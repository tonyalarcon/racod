==> flow/design.v <==
module config_register(
    input clk,
    input rst,
    input [191:0] cfg_data,
    input cfg_valid,
    output reg [31:0] origin_x,
    output reg [31:0] origin_y,
    output reg [31:0] length,
    output reg [31:0] width,
    output reg [31:0] sin_theta,
    output reg [31:0] cos_theta
);
    always @(posedge clk or posedge rst) begin
        if (rst) begin
            origin_x <= 0;
            origin_y <= 0;
            length <= 0;
            width <= 0;
            sin_theta <= 0;
            cos_theta <= 0;
        end else if (cfg_valid) begin
            origin_x <= cfg_data[191:160];
            origin_y <= cfg_data[159:128];
            length <= cfg_data[127:96];
            width <= cfg_data[95:64];
            sin_theta <= cfg_data[63:32];
            cos_theta <= cfg_data[31:0];
        end
    end
endmodule
module agu(
    input [31:0] origin_x,
    input [31:0] origin_y,
    input [31:0] length,
    input [31:0] width,
    input [31:0] sin_theta,
    input [31:0] cos_theta,
    output reg [959:0] addr_out_flat
);
    integer i;
    reg [31:0] x, y;
    reg [31:0] rotated_x, rotated_y;
    reg [31:0] mem_addr;
    always @(*) begin
        for (i = 0; i < 30; i = i + 1) begin
            x = origin_x + i;
            y = origin_y;
            rotated_x = x * cos_theta - y * sin_theta;
            rotated_y = x * sin_theta + y * cos_theta;
            mem_addr = rotated_y * 32 + rotated_x;
            addr_out_flat[32*i +: 32] = mem_addr;
        end
    end
endmodule
module ru(
    input [959:0] addr_in_flat,
    output reg [959:0] addr_unique_flat
);
    integer i;
    always @(*) begin
        for (i = 0; i < 30; i = i + 1) begin
            addr_unique_flat[32*i +: 32] = addr_in_flat[32*i +: 32];
        end
    end
endmodule
module l0_cache(
    input [31:0] addr,
    output reg valid_bit
);
    reg [0:255] memory;
    integer j;
    initial begin
        for (j = 0; j < 256; j = j + 1) begin
            memory[j] = (j % 5 == 0) ? 1'b1 : 1'b0;
        end
    end
    always @(*) begin
        valid_bit = memory[addr[7:0]];
    end
endmodule
module collision_or(
    input [29:0] bits_in,
    output reg collision
);
    integer i;
    always @(*) begin
        collision = 0;
        for (i = 0; i < 30; i = i + 1) begin
            if (bits_in[i])
                collision = 1;
        end
    end
endmodule
module racod_top(
    input clk,
    input rst,
    input [191:0] cfg_data,
    input cfg_valid,
    output collision
);
    wire [31:0] origin_x, origin_y, length, width, sin_theta, cos_theta;
    wire [959:0] agu_addr_flat;
    wire [959:0] unique_addr_flat;
    wire [29:0] bits;
    config_register CFG(
        .clk(clk), .rst(rst), .cfg_data(cfg_data), .cfg_valid(cfg_valid),
        .origin_x(origin_x), .origin_y(origin_y), .length(length), .width(width),
        .sin_theta(sin_theta), .cos_theta(cos_theta)
    );
    agu AGU(
        .origin_x(origin_x), .origin_y(origin_y), .length(length), .width(width),
        .sin_theta(sin_theta), .cos_theta(cos_theta), .addr_out_flat(agu_addr_flat)
    );
    ru RU(
        .addr_in_flat(agu_addr_flat), .addr_unique_flat(unique_addr_flat)
    );
    genvar i;
    generate
        for (i = 0; i < 30; i = i + 1) begin : CACHE_INST
            l0_cache L0(.addr(unique_addr_flat[32*i +: 32]), .valid_bit(bits[i]));
        end
    endgenerate
    collision_or ORGATE(.bits_in(bits), .collision(collision));
endmodule
Reports on racod_top
Tool output for the design above, in the order of the flow. Line numbers count from 1 in the design file above. Operators: Yosys type, input widths -> output width; for muxes data width and select width s. Cell names lack the library's common part. Not given: --

Design top: racod_top. Clock port: clk. Cell library: sky130hd. Corner: tt_025C_1v80.

Word-level counts
Source: Yosys, flattened and elaborated, memories not mapped. Widths are those after wreduce; folded enables and synchronous resets count as part of the registers. Registers that Yosys merges into a memory's read port (data or address) are not register bits. Print and check cells do not count. Equal cells are merged and count once.

Register bits: 128. Under output and inout port bits stands 1. The entry for cells after elaboration reads 275. For input port bits the number is 195.

The entry for $mul reads 62. Muxes and demuxes: 30. The figure for $add $sub $neg is 149. For shift operators the number is 30.

Operators with widths (count): $mul 32x32->3 (31); $mul 32x32->8 (31); $shiftx 256x32->1 const A (30); $add 32x5->32 const B (14); $sub 8x8->9 const A (30); $add 32x4->32 const B (8); $add 8x8->8 (30); $sub 8x8->8 (30); $add 32x3->32 const B (4); $add 3x3->3 (30); $add 32x2->32 const B (2); $add 32x1->32 const B (1); $mux 1 (30).

Longest topological paths
Longest topological path by Yosys (ltp), each cell counted once; first at word level (registers and memories cut), then after technology mapping (sequential cells cut; the memories' decode and read muxes count).

Under depth after elaboration stands 35. Under ABC_AREA stands 0. Under mapped depth stands 32.

Mapped cells and area
Yosys stat after the flow's synthesis: flattened, memories mapped to cells. It holds for the ABC_AREA given above (unset counts as 0); a run with the other value may have another netlist.

Mapped cells: 4909. Synthesis area: 0.0386383 mm². The figure for buffers is 300. Under sequential area stands 0.0008008 mm². The entry for flip-flop cells reads 32.

Cell types (count): fa_1 (474); xnor2_1 (545); ha_1 (323); inv_1 (519); nor2_1 (394); nand2_1 (370); and2_1 (205); a21oi_1 (252); xor2_1 (137); o21ai_0 (219); clkbuf_1 (247); dfrtp_1 (32); nor3_1 (110); nor2b_1 (81); nand3_1 (101); xnor3_1 (20); mux2i_1 (41); a31oi_1 (59).

Not listed: further types 75, cells in them 780. The figures by module come from a second, unflattened synthesis with its own total; it is not the netlist above.

The figure for cell total of the unflattened synthesis is 96160. For area (unflattened synthesis) the number is 0.8556619 mm².

Rows give one instance, submodules left out.

By module: agu (cells 93044, area 0.8295856 mm², instances 1); l0_cache (cells 58, area 0.0003866 mm², instances 30); ru (cells 960, area 0.0072069 mm², instances 1); config_register (cells 406, area 0.0072007 mm², instances 1); collision_or (cells 10, area 0.0000701 mm², instances 1); racod_top (cells 0, area 0 mm², instances 1).

Timing after synthesis
Source: OpenSTA report_checks on the synthesized netlist (no wires, ideal clock, input and output delay 20% of the period each), path of least setup slack; recovery checks are left aside. Register names are those of the netlist, which keeps one name where synthesis merged equal registers.

Kind: register to output. From: reg CFG.origin_y[0]. To: out collision. The entry for required time reads 14.000 ns. The entry for time at the first pin reads 0.000 ns. Under setup slack stands 5.523 ns. The figure for delay of the path is 8.477 ns. The figure for external output delay is 3.500 ns. Arrival: 8.477 ns. For stages on the path the number is 31. The figure for clock period is 17.5 ns. Under period reached after synthesis stands 11.977 ns.

"delay of the path" = arrival - input delay + setup time. A path that ends at an output port has no setup time. "stages on the path": output pins that drive a net of the path, with the launching flip-flop's if there is one; two outputs of one cell count as two. "period reached after synthesis" = period - worst setup slack (recovery checks aside). The figure is calculated, with input and output delays left at 20% of the set period. The rows between start and end are the longest chain of elaborated cells between them; the timing report does not say that the signal goes this way. Where chains are equally long, one stands for them. Each line given opens the expression or statement behind the cell; cells for indexed reads and writes are added by Yosys, which also makes memories of some case tables.

Cells stage by stage: dfrtp_1 -> clkbuf_1 -> and2_1 -> fa_1 -> fa_1 -> ha_1 -> inv_1 -> fa_1 -> inv_1 -> ha_1 -> xnor2_1 -> ha_1 -> inv_1 -> fa_1 -> inv_1 -> fa_1 -> fa_1 -> ha_1 -> clkbuf_1 -> or3_1 -> a32oi_1 -> mux2i_1 -> a21o_1 -> a221oi_1 -> a211oi_1 -> a211o_1 -> a21o_1 -> a211o_1 -> nor4_1 -> nand4_1 -> or4_1. For cells in the longest elaborated chain the number is 35.

Ends and longest elaborated chain, after synthesis: start, declared (RTL line 7) `output reg [31:0] origin_y,`; start, assigned (RTL line 16) `origin_y <= 0;`; start, assigned (RTL line 23) `origin_y <= cfg_data[159:128];`; $mul 32x32->8 (RTL line 48) `rotated_x = x * cos_theta - y * sin_theta;`; $sub 8x8->8 (RTL line 48); $add 8x8->8 (RTL line 50) `mem_addr = rotated_y * 32 + rotated_x;`; $sub 8x8->9; $shiftx 256x32->1 (RTL line 78) `valid_bit = memory[addr[7:0]];`; $mux 1 x30 (RTL line 89) `if (bits_in[i])`; end, declared (RTL line 99) `output collision`.

Worst path after layout
Path of least setup slack in the final report of flow run A (OpenROAD, finished layout, wires in). Where an end is a register, its clock arrival counts in the times.

Kind: register to output. From: reg CFG.sin_theta[4]. To: out collision. For stages on the path the number is 33. The figure for clock period is 7.04 ns. The figure for external output delay is 1.41 ns. Arrival: 8.80 ns. The entry for required time reads 5.63 ns. Under setup slack stands -3.17 ns. The entry for time at the first pin reads 0.29 ns.

The rows between start and end are the longest chain of elaborated cells between them; the timing report does not say that the signal goes this way. Where chains are equally long, one stands for them.

Cells stage by stage: dfrtp_1 -> and2_4 -> fa_2 -> fa_1 -> ha_1 -> inv_1 -> fa_1 -> inv_2 -> ha_4 -> xnor2_4 -> buf_12 -> buf_4 -> ha_4 -> inv_4 -> fa_1 -> inv_1 -> fa_1 -> fa_1 -> ha_4 -> buf_4 -> o21ai_0 -> a32oi_4 -> mux2i_4 -> a21o_1 -> a221oi_2 -> a211oi_2 -> a211o_1 -> a21o_1 -> a211o_1 -> nor4_2 -> nand4_1 -> or4_4 -> buf_6. For cells in the longest elaborated chain the number is 35.

Ends and longest elaborated chain, post-layout: start, declared (RTL line 10) `output reg [31:0] sin_theta,`; start, assigned (RTL line 19) `sin_theta <= 0;`; start, assigned (RTL line 26) `sin_theta <= cfg_data[63:32];`; $mul 32x32->8 (RTL line 48) `rotated_x = x * cos_theta - y * sin_theta;`; $sub 8x8->8 (RTL line 48); $add 8x8->8 (RTL line 50) `mem_addr = rotated_y * 32 + rotated_x;`; $sub 8x8->9; $shiftx 256x32->1 (RTL line 78) `valid_bit = memory[addr[7:0]];`; $mux 1 x30 (RTL line 89) `if (bits_in[i])`; end, declared (RTL line 99) `output collision`.

## Implementation results

Stored flow runs of racod_top (2 of them; Yosys, OpenROAD, sky130hd). They differ in their settings and are not a sequence. Constraints: input delay and output delay 20% of the set period each, output load 0.01 pF. By "reached clock period" is meant the clock period of the run minus its worst setup slack. This is arithmetic on one report: input and output delays are still those of the set period (20% each). "time of the worst setup path" means the part of the period allowed to the worst setup path (the constraints hold back 20% at inputs and 20% at outputs) less its slack; where the path has registers, the arrival times of their clocks count too.

Flow run A has these settings: period_ns 7.04; CORE_UTILIZATION 28; SETUP_SLACK_MARGIN 0.6; PLACE_DENSITY 0.46; CORE_ASPECT_RATIO 0.58; CORE_MARGIN 4; CELL_PAD_IN_SITES_GLOBAL_PLACEMENT 0; GPL_TIMING_DRIVEN 1; CAP_MARGIN 20; SLEW_MARGIN 35; MAX_ROUTING_LAYER met5. The measured netlist area reported by Yosys is 0.0386383 mm². The worst-case hold slack stands at 0.516 ns. The worst slack on setup checks stands at -3.166 ns. For the time of the worst setup path the run shows 8.80 ns. Class of the worst setup path: register to output. The reached clock period comes to 10.206 ns. The die outline area stands at 0.144222 mm². The total negative slack stands at -3.166 ns. For the standard-cell area after routing the run shows 0.0527869 mm². For the final design utilization the run shows 38.6%.

Flow run B has these settings: period_ns 9.69; CORE_UTILIZATION 20; PLACE_DENSITY_LB_ADDON 0.07; CORE_ASPECT_RATIO 1.05; CELL_PAD_IN_SITES_DETAIL_PLACEMENT 2; CTS_CLUSTER_SIZE 65; CTS_CLUSTER_DIAMETER 174; CAP_MARGIN 35; CORE_MARGIN 2; SLEW_MARGIN 20. The die outline area stands at 0.196724 mm². The measured netlist area reported by Yosys is 0.0386383 mm². For the standard-cell area after routing the run shows 0.0522651 mm². For the final design utilization the run shows 27.2%. The reached clock period comes to 11.066 ns. For the time of the worst setup path the run shows 9.13 ns. Class of the worst setup path: register to output. The worst slack on setup checks stands at -1.376 ns. The total negative slack stands at -1.376 ns. The worst-case hold slack stands at 0.513 ns.
